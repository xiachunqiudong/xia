==> flow/design.v <==
module sram #(
  localparam DATA_WIDTH = 64,
  localparam NUM_WORDS  = 8,
  localparam ADDR_WIDTH = $clog2(NUM_WORDS)
)(
  input logic                   clk_i,
  input logic                   req_i,
  input logic                   we_i,
  input logic  [ADDR_WIDTH-1:0] addr_i,
  input logic  [DATA_WIDTH-1:0] wdata_i,
  input logic  [DATA_WIDTH-1:0] be_i,
  output logic [DATA_WIDTH-1:0] rdata_o
);
  logic [ADDR_WIDTH-1:0] addr_q;
  logic [DATA_WIDTH-1:0] ram [NUM_WORDS-1:0];
  assign rdata_o = ram[addr_q];
  always_ff @(posedge clk_i) begin
    if (req_i) begin
      if (we_i) begin  
        for (int i = 0; i < DATA_WIDTH; i = i + 1) begin
          if (be_i[i]) begin
            ram[addr_i][i] <= wdata_i[i];
          end
        end
      end
      else begin  
        addr_q <= addr_i;
      end
    end
  end
endmodule
==> From RTL to reports: sram <==
What the tools print for sram, step after step.
Line numbers count from 1 in the design file above.
Library cell names are shortened.
{ "design": {"design": "sram", "clock": "clk_i", "library": "sky130hd", "lib_corner": "tt_025C_1v80"} }

==> After elaboration <==
Source: Yosys, flattened and elaborated, memories not mapped. Widths are those after wreduce. Print and check cells do not count. Equal cells are merged and count once.
Memory sizes are those after Yosys's memory passes, which may raise the word count (mostly to a power of two), join words into wider ones and drop unused or constant bits.
{ "word_totals": {"out_inout_bits": 64, "reg_bits": 3, "n_memories": 1, "clocked_rd_ports_x_width": 64, "ramBits": 512, "wordCells": 389, "inputBits": 134} }
{ "mem_list": {"columns": ["memory", "size", "word_bits", "rd", "wr", "line", "rtl"], "rows": [
  ["ram", 8, 64, 1, 1, 15, "logic [DATA_WIDTH-1:0] ram [NUM_WORDS-1:0];"]
]} }
{ "op_classes": {"reduce_and_logical": 1, "mux": 385, "n_logic": 1} }
{ "ops": {"columns": ["op", "n"], "rows": [
  ["2-to-1 mux 64 bit", 192],
  ["2-to-1 mux 1 bit", 192],
  ["2-to-1 mux 3 bit", 1],
  ["AND reduction 2 bit", 1],
  ["NOT 1 bit", 1]
]} }

==> Longest topological paths <==
Yosys ltp: most cells in a row. Word level: on the elaborated netlist, between registers, memories and ports. Mapped: between sequential cells and ports; inverters and the memories' decode and read muxes count.
{ "depth": {"word_depth": 3, "abc_area": 1, "mapped_depth": 9, "ltp_nobuf": 6} }

==> After synthesis <==
Source: synth_stat.txt of the flow (Yosys; design flattened, memories mapped). It holds for the ABC_AREA given above (unset counts as 0); a run with the other value may have another netlist.
The area totals of this step are shown rounded.
{ "mapped": {"seqArea_um2": 15500, "yosys_area_um2": 25100, "ffs": 518, "stdcells": 2875, "buf_cells": 156} }
{ "types": {"columns": ["cell_type", "n", "type_area_um2"], "rows": [
  ["edfxtp_1", 515, 1.55E+04],
  ["nand2_1", 900, 3378.24],
  ["inv_1", 515, 1.93E+03],
  ["nor2_1", 512, 1.92E+03],
  ["nand3_1", 256, 1.28E+03],
  ["buf_2", 112, 560.538],
  ["buf_6", 22, 247.738],
  ["nand3_2", 8, 80.077],
  ["dfxtp_1", 3, 60.058],
  ["buf_4", 6, 45.043],
  ["clkbuf_1", 11, 41.29],
  ["buf_1", 5, 18.768],
  ["inv_2", 5, 18.768],
  ["o21ai_0", 3, 15.014],
  ["inv_4", 1, 6.256],
  ["or2_2", 1, 6.256]
]} }

==> Timing after synthesis <==
Path of least setup slack by OpenSTA after synthesis, without wires, with an ideal clock, recovery checks aside; 20% of the period is set as input and as output delay. Where synthesis merged equal registers, the netlist keeps one of their names.
{ "synth_path": {"path_kind": "register -> output", "startpoint": "reg (no name shown)", "endpoint": "out rdata_o[15]", "path_stages": 9, "clock_period_ns": 1.76, "out_delay_ns": 0.352, "launch_ns": 0.000, "arrival_ns": 1.060, "path_buffers": 3, "path_delay_ns": 1.060, "setup_slack_ns": 0.348, "t_required_ns": 1.408, "period_less_setup_slack_ns": 1.412} }
"path_delay_ns" is the arrival time less input delay plus setup time.
A path that ends at an output port has no setup time.
"path_stages": output pins that drive a net of the path, with the launching flip-flop's if there is one; two outputs of one cell count as two.
"period_less_setup_slack_ns" is the clock period less the worst setup slack; recovery checks do not enter. This is arithmetic on one report: input and output delays are still those of the set period (20% each).
{ "synth_between": {"cell_sequence": "dfxtp_1 -> buf_4 -> buf_4 -> buf_2 -> nand2_1 -> nand3_1 -> nand2_1 -> nand2_1 -> nand2_1"} }
{ "synth_lines": {"columns": ["element", "line", "rtl"], "rows": [
  ["to (decl)", 12, "output logic [DATA_WIDTH-1:0] rdata_o"]
]} }
No chain of elaborated cells between the ends is given.

Subject: flow runs of sram

Hi,

Design sram on sky130hd. What follows are 2 stored runs of the flow, each under its own settings; their order means nothing. The constraints put input and output delay at 20% of the set period each and load the outputs with 0.01 pF.
[
  {
    "run": "flow run A",
    "settings": { "period_ns": 3.78, "CORE_UTILIZATION": 57, "SETUP_SLACK_MARGIN": -0.06, "PLACE_DENSITY": 0.85, "CELL_PAD_IN_SITES_DETAIL_PLACEMENT": 2, "ABC_AREA": 1, "GPL_TIMING_DRIVEN": 1, "SLEW_MARGIN": 15, "CAP_MARGIN": 20, "CORE_MARGIN": 2 },
    "outcome": "unfinished; error DPL-0033 in placement"
  },
  {
    "run": "flow run B",
    "settings": { "period_ns": 2.09, "CORE_UTILIZATION": 47, "SETUP_SLACK_MARGIN": 0.61, "CORE_ASPECT_RATIO": 1.87, "CORE_MARGIN": 4, "CELL_PAD_IN_SITES_GLOBAL_PLACEMENT": 3, "ABC_AREA": 1, "GPL_TIMING_DRIVEN": 0, "GPL_ROUTABILITY_DRIVEN": 0, "CTS_CLUSTER_SIZE": 40, "MIN_ROUTING_LAYER": "met2", "CAP_MARGIN": 20, "SLEW_MARGIN": 20 },
    "outcome": "unfinished; error GPL-0301 in placement"
  }
]

Regards
