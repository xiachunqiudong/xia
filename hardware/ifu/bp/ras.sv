==> flow/design.v <==
module ras #(
	parameter DATA_WIDTH = 64,
	parameter DATA_DEPTH = 4
)(
	input  logic                  rst_ni,
	input  logic                  clk_i,
	input  logic                  bp_flush_i,
	input  logic                  ras_push_i,
	input  logic                  ras_pop_i,
	input  logic [DATA_WIDTH-1:0] ras_data_i,
	output logic                  ras_data_vld_o,
	output logic [DATA_WIDTH-1:0] ras_data_o
);
	logic [DATA_WIDTH-1:0] [DATA_DEPTH-1:0] data_d, data_q;
	logic [DATA_DEPTH-1:0] data_vld_d, data_vld_q;
	assign ras_data_vld_o = data_vld_q[0];
	assign ras_data_o     = data_q[0];
  always_comb begin
    data_d     = data_q;
    data_vld_d = data_vld_q;
    if(ras_push_i) begin
      data_vld_d[0]              = 1'b1;
      data_d[0]                  = ras_data_i;
      data_vld_d[DATA_DEPTH-1:1] = data_vld_q[DATA_DEPTH-2:0];
      data_d[DATA_DEPTH-1:1]     = data_q[DATA_DEPTH-2:0];
    end
    if(ras_pop_i) begin
      data_vld_d[DATA_DEPTH-1]   = 1'b0;
      data_d[DATA_DEPTH-1]       = '0;
      data_vld_d[DATA_DEPTH-2:0] = data_vld_q[DATA_DEPTH-1:1];
      data_d[DATA_DEPTH-2:0]     = data_q[DATA_DEPTH-1:1];
    end
    if(ras_push_i && ras_pop_i) begin
      data_vld_d[0] = 1'b1;
      data_d[0]     = ras_data_i;
    end
    if(bp_flush_i) begin
      data_d     = '0;
      data_vld_d = '0;
    end
  end
  always_ff @(posedge clk_i or negedge rst_ni) begin
    if(~rst_ni) begin
        data_vld_q <= '0;
        data_q     <= '0;
    end
    else begin
        data_vld_q <= data_vld_d;
        data_q     <= data_d;
    end
  end
endmodule
Tool chain data of ras

The steps from the RTL of ras to its reports follow in flow order.
Line numbers count from 1 in the design file above.
Operators carry their Yosys type and port widths (W data, S select, Z words).
Library cell names are shortened.
The mark - stands for no value.

Top module: ras
Clock: clk_i
Cell library: sky130hd
Timing corner: tt_025C_1v80

Word level

Yosys after proc, flatten, opt, wreduce and memory -nomap, before mapping. Memory bits, and registers merged into a memory's read port (data or address), are not among the register bits. Print and check cells are not counted. Equal cells are merged and count once.

Register bits after elaboration: 20
Bits in latches: 0
RAM bits: 0
Memory bits (read-only): 0
Clocked read ports x word width: 0
Memory cells: 0
Input bits: 69
Output and inout port bits: 65
Cells after elaboration: 19

$add $sub $neg: 0
Multipliers: 0
Divide/modulo/power cells: 0
Order comparisons: 0
Equal/unequal tests: 0
Shifts and indexed selects: 0
Mux-type cells: 12
Bitwise logic cells: 0
Reductions and logical operators: 3

Operators with widths:

| cell                | number |
| $mux W12            | 2 |
| $mux W16            | 1 |
| $mux W4             | 4 |
| $mux W3             | 2 |
| $reduce_bool A4 Y1  | 1 |
| $reduce_bool A3 Y1  | 1 |
| $mux W1             | 3 |
| $logic_and A1 B1 Y1 | 1 |

Longest topological paths

Depth = most cells in a row (Yosys ltp): at word level without a register or memory, in the mapped netlist without a sequential cell, where the memories' decode and read muxes count.

Depth in word-level cells: 4
ABC_AREA: 0
Gate-level depth with buffers: 3
Gate-level depth less buffers: 2

Mapped cells and area

Source: synth_stat.txt of the flow (Yosys; design flattened, memories mapped). It holds for the ABC_AREA given above (unset counts as 0); a run with the other value may have another netlist.
Totals and module areas in this step are rounded.

Standard cells after synthesis: 147
Cell area after synthesis: 1500 µm²
Area of sequential cells: 500 µm²
Flip-flop cells: 20

Cell types:

| type     | number | total area (µm²) |
| dfrtp_1  | 20     | 500.48 |
| buf_4    | 65     | 487.968 |
| mux2i_1  | 20     | 200.192 |
| a211oi_1 | 14     | 105.101 |
| nor2b_1  | 14     | 87.584 |
| nor3_1   | 5      | 25.024 |
| buf_6    | 2      | 22.522 |
| clkbuf_1 | 2      | 7.507 |
| a21oi_1  | 1      | 5.005 |
| buf_2    | 1      | 5.005 |
| clkinv_1 | 1      | 3.754 |
| conb_1   | 1      | 3.754 |
| inv_1    | 1      | 3.754 |

Timing after synthesis

Path of least setup slack by OpenSTA after synthesis, without wires, with an ideal clock, recovery checks aside; 20% of the period is set as input and as output delay. Where synthesis merged equal registers, the netlist keeps one of their names.

Path type: input to register
Start: in ras_push_i
End: reg (no name shown)
Clock period: 1.26 ns
Setup time: 0.094 ns
Data arrival time: 0.705 ns
Required time: 1.166 ns
Path slack: 0.461 ns
Path delay: 0.547 ns
Driving pins on the path: 3
Path buffers: 1
Period reached after synthesis: 0.799 ns

"path delay" is the arrival time less input delay plus setup time.
"driving pins on the path": output pins that drive a net of the path, with the launching flip-flop's if there is one; two outputs of one cell count as two.
"period reached after synthesis" = period - worst setup slack (recovery checks aside). The figure is calculated, with input and output delays left at 20% of the set period.
Between the ends stands the longest chain of elaborated cells between them, by number of cells; it is not shown to be the way that was timed. Of several equally long chains one is given.
Each line given opens the expression or statement behind the cell; cells for indexed reads and writes are added by Yosys, which also makes memories of some case tables.

Cells stage by stage: buf_4 > nor2b_1 > a211oi_1
Length of the longest elaborated chain: 4

RTL lines, path post-synthesis:

| what        | line | RTL |
| from (decl) | 8    | `input logic ras_push_i,` |
| $mux W4     | 21   | `if(ras_push_i) begin` |
| $mux W12    | 27   | `if(ras_pop_i) begin` |
| $mux W4     | 33   | `if(ras_push_i && ras_pop_i) begin` |
| $mux W16    | 37   | `if(bp_flush_i) begin` |

Worst path after layout

From the final timing report of flow run 1: the path of least setup slack in the routed layout; clock arrival at registers is part of the times.

Path type: register to output
Start: reg (no name shown)
End: out ras_data_o[3]
Clock period: 0.603 ns
Data arrival time: 0.87 ns
Required time: 0.48 ns
Path slack: -0.38 ns
Driving pins on the path: 2
Path buffers: 1

Cells stage by stage: dfrtp_1 > buf_2
Length of the longest elaborated chain: 0

RTL lines, path post-layout:

| what      | line | RTL |
| to (decl) | 12   | `output logic [DATA_WIDTH-1:0] ras_data_o` |

Ticket comment

Module ras, platform sky130hd: 2 stored runs of the flow (Yosys, OpenROAD) with differing settings, in no particular order. Input and output delays are each 20% of the period that was set; the output load is 0.01 pF.
By "clock period reached" is meant the clock period of the run minus its worst setup slack. This is arithmetic on one report: input and output delays are still those of the set period (20% each).
By "worst path time" is meant the share of the clock period that the worst setup path is allowed (20% is reserved at inputs, 20% at outputs), minus its slack. Clock arrival times at its registers enter into it.
"total design power": no workload was simulated; the value follows from the tool's default switching activity.
Results are given in rounded form.
A setting shown as . is not set for that run.

| setting or result                      | flow run 1         | flow run 2         |
| period_ns                              | 0.603              | 1.05               |
| CAP_MARGIN                             | 20                 | 25                 |
| CORE_MARGIN                            | 2                  | 2                  |
| CORE_UTILIZATION                       | 40                 | 18                 |
| SLEW_MARGIN                            | 20                 | 0                  |
| PLACE_DENSITY_LB_ADDON                 | .                  | 0.1                |
| HOLD_SLACK_MARGIN                      | .                  | 0.17               |
| CTS_CLUSTER_SIZE                       | .                  | 47                 |
| clock period reached (ns)              | 0.988              | 0.982              |
| final utilization                      | 0.45               | 0.21               |
| die outline area (µm²)                 | 4100               | 8800               |
| total design power (µW)                | 2900               | 1700               |
| mapped cell area after synthesis (µm²) | 1500               | 1500               |
| worst setup slack after layout (ns)    | -0.38              | 0.068              |
| standard-cell area after routing (µm²) | 1500               | 1600               |
| setup TNS (ns)                         | -5.7               | 0.000              |
| worst path time (ns)                   | 0.87               | 0.77               |
| worst setup path type                  | register to output | register to output |
